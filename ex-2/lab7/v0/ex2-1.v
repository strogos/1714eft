==> flow/design.v <==
module ex2_1 (
	      input 		 clk, rst, validi,
	      input [31:0] 	 data_in,
	      output logic 	 valido, 
	      output logic [31:0] data_out
	      );
   enum 			 {S0, S1, S2, S3} state, next;
   logic [31:0] 			 a;  
   logic[31:0] data_out_buff; 
   int buff[3];
   int count_valid_inputs; 
   initial begin
      state = S0;
   end
   always_ff @(posedge clk or posedge rst) begin
      if (rst) begin
		 data_out <= 32'b0;
		 valido <= 1'b0;
		 state = S0;
		 count_valid_inputs=0;
      end
      else begin
	 case (state)
	   S0: begin
	      if (validi) begin
			 a = data_in;
			 buff[0]=a;		 
			 next = S1;
			 count_valid_inputs+=1;
			  if (count_valid_inputs==3) begin
				 valido <= 1'b1;
		         count_valid_inputs=0;
		      end
		  end
	      else begin
		    valido <= 1'b0;
			count_valid_inputs=0;		  
		  end
	   end
	   S1: begin
	      if (validi) begin
			 a *= data_in;
			 buff[1]=a;
			 next = S2;
			 count_valid_inputs+=1;
			  if (count_valid_inputs==3) begin
				  valido <= 1'b1;
				  count_valid_inputs=0;
			  end
		  end
	      else
			next = S0;
	   end
	   S2: begin
	      if (validi) begin
			 a += data_in;
			 buff[2]=a;
			 data_out <= a;
			 count_valid_inputs+=1;
			if (count_valid_inputs==3) begin
				valido <= 1'b1;
				count_valid_inputs=0;
			end
	      end
	      next = S0;
	   end
	 endcase
	 state = next;
      end
   end
endmodule
From RTL to reports: ex2_1
The steps from the RTL of ex2_1 to its reports follow in flow order.
Line numbers count from 1 in the design file above.
Operators: Yosys type, input widths -> output width; for muxes data width and select width s.
Cell names lack the library's common part.
{ "setup": {"design": "ex2_1", "clock": "clk", "cell_library": "sky130hd", "lib_corner": "tt_025C_1v80"} }

After elaboration
Yosys after proc, flatten, opt, wreduce and memory -nomap, before mapping. Print and check cells are not counted. Equal cells are merged and count once.
{ "bits": {"inputBits": 35, "reg_bits": 161, "out_inout_bits": 33} }
{ "classes": {"eq_ne": 7, "n_mul": 1, "n_addsub": 2, "mux": 15, "reduce_logical": 6, "logic": 1} }
{ "ops": {"columns": ["operator", "count"], "rows": [
  ["$mul 32x32->32", 1],
  ["$mux 32", 7],
  ["$pmux 32 s3", 2],
  ["$pmux 32 s2", 1],
  ["$eq 32x1->1 const B", 1],
  ["$add 32x2->32 const B", 1],
  ["$eq 32x2->1 const B", 1],
  ["$eq 32x3->1 const B", 1],
  ["$add 32x32->32", 1],
  ["$logic_not 32->1", 1],
  ["$ne 2x2->1 const B", 3],
  ["$reduce_and 5->1", 1],
  ["$reduce_and 2->1", 2],
  ["$reduce_bool 3->1", 1],
  ["$mux 1", 3],
  ["$ne 2x1->1 const B", 1],
  ["$reduce_or 2->1", 1],
  ["$pmux 1 s2", 1],
  ["$mux 2", 1],
  ["$not 1->1", 1]
]} }

Logic depth
Yosys ltp: most cells in a row. Word level: on the elaborated netlist, between registers, memories and ports. Mapped: between sequential cells and ports; inverters and the memories' decode and read muxes count.
{ "depth": {"ltp_word": 5, "ABC_AREA": 0, "mapped_depth": 27, "mapped_depth_nobuf": 25} }

Synthesis result
Yosys stat after the flow's synthesis: flattened, memories mapped to cells. It holds for the ABC_AREA given above (unset counts as 0); a run with the other value may have another netlist.
{ "synth_totals": {"buf_cells": 128, "seq_area_um2": 2677.6, "area_um2": 22461.5, "cell_count": 2480, "ff_cells": 101} }
{ "by_type": {"columns": ["cell_type", "count", "area_total_um2"], "rows": [
  ["fa_1", 409, 8.19E+03],
  ["ha_1", 160, 2001.92],
  ["and2_1", 307, 1.92E+03],
  ["dfrtp_1", 67, 1.68E+03],
  ["inv_1", 403, 1.51E+03],
  ["nand2_1", 299, 1.12E+03],
  ["edfxtp_1", 32, 960.922],
  ["xnor2_1", 79, 691.914],
  ["clkbuf_1", 122, 457.939],
  ["o21ai_0", 86, 430.413],
  ["a21oi_1", 75, 375.36],
  ["nor2_1", 75, 281.52],
  ["xor2_1", 32, 280.269],
  ["mux2_2", 21, 236.477],
  ["a21o_1", 27, 202.694],
  ["a31oi_1", 24, 150.144],
  ["o31ai_1", 18, 135.13],
  ["nand3_1", 22, 110.106]
]} }
Not listed: further types 56, cells in them 222.

Timing after synthesis
OpenSTA on the mapped netlist: ideal clock, no wires. The path of least setup slack (recovery checks aside). Input and output delay are each 20% of the period. Register names are those of the netlist, which keeps one name where synthesis merged equal registers.
{ "synth_path": {"path_kind": "input to register", "start": "in data_in[3]", "end": "reg a[28]", "delay_ps": 6695, "arrival_ps": 8773, "clock_period_ps": 11700, "required_ps": 11438, "stages": 23, "slack_ps": 2665, "setup_time_ps": 262, "path_buffers": 2, "launch_ps": 2340, "period_less_setup_slack_ps": 9035} }
"delay_ps" is the arrival time less input delay plus setup time.
"stages": output pins that drive a net of the path, with the launching flip-flop's if there is one; two outputs of one cell count as two.
"period_less_setup_slack_ps" is the clock period less the worst setup slack; recovery checks do not enter. This is arithmetic on one report: input and output delays are still those of the set period (20% each).
The rows between start and end are the longest chain of elaborated cells between them; the timing report does not say that the signal goes this way. Where chains are equally long, one stands for them.
Each line given opens the expression or statement behind the cell; cells for indexed reads and writes are added by Yosys, which also makes memories of some case tables.
{ "synth_between": {"path_cell_list": "clkbuf_1 clkbuf_1 and2_1 fa_1 inv_1 fa_1 fa_1 fa_1 inv_1 fa_1 fa_1 fa_1 fa_1 ha_1 and4_1 and2_1 a221oi_1 o21ai_0 o31ai_1 or2_2 a41oi_1 a31oi_1 o31ai_1", "elab_chain_cells": 3, "cone_cells": 5, "lines_between": 5} }
{ "synth_rtl": {"columns": ["element", "line_no", "rtl"], "rows": [
  ["from (decl)", 3, "input [31:0] data_in,"],
  ["$mul 32x32->32", 42, "a *= data_in;"],
  ["$mux 32", 41, "if (validi) begin"],
  ["$pmux 32 s3", 23, "case (state)"],
  ["to (assign)", 26, "a = data_in;"],
  ["to (decl)", 8, "logic [31:0] a;"]
]} }

Timing after layout
Path of least setup slack in the final report of run 1 (OpenROAD, finished layout, wires in). Where an end is a register, its clock arrival counts in the times.
The path's times are printed in steps of 10 ps; the period is the one set.
{ "layout_path": {"path_kind": "input to register", "start": "in data_in[5]", "end": "reg a[30]", "launch_ps": 2080, "path_buffers": 1, "arrival_ps": 9810, "required_ps": 10520, "setup_time_ps": 250, "clock_period_ps": 10400, "slack_ps": 710, "stages": 24} }
The rows between start and end are the longest chain of elaborated cells between them; the timing report does not say that the signal goes this way. Where chains are equally long, one stands for them.
{ "layout_between": {"path_cell_list": "clkdlybuf4s50_1 and2_1 fa_1 fa_1 fa_1 inv_1 fa_1 inv_1 fa_1 inv_1 fa_1 inv_1 fa_1 fa_1 ha_1 and4_1 and2_1 a221oi_1 o21ai_0 o31ai_1 o21ai_0 mux2i_1 a21oi_1 o31ai_1", "elab_chain_cells": 3, "cone_cells": 5, "lines_between": 5} }
{ "layout_rtl": {"columns": ["element", "line_no", "rtl"], "rows": [
  ["from (decl)", 3, "input [31:0] data_in,"],
  ["$mul 32x32->32", 42, "a *= data_in;"],
  ["$mux 32", 41, "if (validi) begin"],
  ["$pmux 32 s3", 23, "case (state)"],
  ["to (assign)", 26, "a = data_in;"],
  ["to (decl)", 8, "logic [31:0] a;"]
]} }

Measured results for ex2_1: 2 stored runs of the Yosys and OpenROAD flow on sky130hd. The settings differ; the order carries no meaning. The constraints put input and output delay at 20% of the set period each and load the outputs with 0.01 pF.
"timing.achieved_period_ps" is the run's clock period less its worst setup slack. It is reckoned from that one timing run; input and output delays stay at 20% of the period that was set.
"timing.worst_path_ps" is the time allowed to the run's worst setup path (the clock period less input and output delay, where it has them) less its slack. Clock arrival times count: a late capture clock shortens it, a late launch clock lengthens it.
"timing.worst_path_ps" is known to 10 ps.

Run 1
==> flow/run.sh <==
#!/bin/bash
# the make line also repeats the synthesis and layout settings of config.mk as NAME=value (left out here)
make -C /OpenROAD-flow-scripts/flow DESIGN_CONFIG=/design/flow/config.mk WORK_HOME=/design/flow/orfs CLKGATE_MAP_FILE= finish
==> flow/config.mk <==
export PLATFORM = sky130hd
export DESIGN_NAME = ex2_1
export DESIGN_NICKNAME = ex2_1
export VERILOG_FILES = /design/flow/design.v
export SDC_FILE = /design/flow/constraint.sdc
export NUM_CORES = 4
export LEC_CHECK = 0
export CAP_MARGIN = 20
export CORE_MARGIN = 2
export CORE_UTILIZATION = 40
export SLEW_MARGIN = 20
==> flow/constraint.sdc <==
create_clock -name core_clock -period 10.4 [get_ports {clk}]
set_input_delay 2.0800 -clock core_clock [delete_from_list [all_inputs] [get_ports {clk}]]
set_output_delay 2.0800 -clock core_clock [all_outputs]
set_load 0.01 [all_outputs]

==> results of run 1, as JSON <==
{
  "timing.worst_path_ps": 7610,
  "worstPathKind": "input to register",
  "timing.hold.ws_ps": 485,
  "timing.achieved_period_ps": 9689,
  "cell_area_final_um2": 24373.4,
  "fin_ws_ps": 711,
  "synth_chip_area_um2": 22461.5,
  "tns_ps": 0,
  "die_um2": 58066.5,
  "utilization_pct": 44.1
}

Run 2
==> flow/run.sh <==
#!/bin/bash
# the make line also repeats the synthesis and layout settings of config.mk as NAME=value (left out here)
make -C /OpenROAD-flow-scripts/flow DESIGN_CONFIG=/design/flow/config.mk WORK_HOME=/design/flow/orfs CLKGATE_MAP_FILE= finish
==> flow/config.mk <==
export PLATFORM = sky130hd
export DESIGN_NAME = ex2_1
export DESIGN_NICKNAME = ex2_1
export VERILOG_FILES = /design/flow/design.v
export SDC_FILE = /design/flow/constraint.sdc
export NUM_CORES = 4
export LEC_CHECK = 0
export ABC_AREA = 1
export CAP_MARGIN = 20
export CORE_MARGIN = 2
export CORE_UTILIZATION = 39
export CTS_CLUSTER_DIAMETER = 304
export GPL_ROUTABILITY_DRIVEN = 0
export MAX_ROUTING_LAYER = met5
export PLACE_DENSITY = 0.55
export SLEW_MARGIN = 30
==> flow/constraint.sdc <==
create_clock -name core_clock -period 9.64 [get_ports {clk}]
set_input_delay 1.9280 -clock core_clock [delete_from_list [all_inputs] [get_ports {clk}]]
set_output_delay 1.9280 -clock core_clock [all_outputs]
set_load 0.01 [all_outputs]

==> results of run 2, as JSON <==
{
  "timing.worst_path_ps": 7180,
  "worstPathKind": "input to register",
  "timing.hold.ws_ps": 463,
  "timing.achieved_period_ps": 9111,
  "cell_area_final_um2": 25722.2,
  "fin_ws_ps": 529,
  "synth_chip_area_um2": 23607.6,
  "tns_ps": 0,
  "die_um2": 62517.5,
  "utilization_pct": 42.8
}
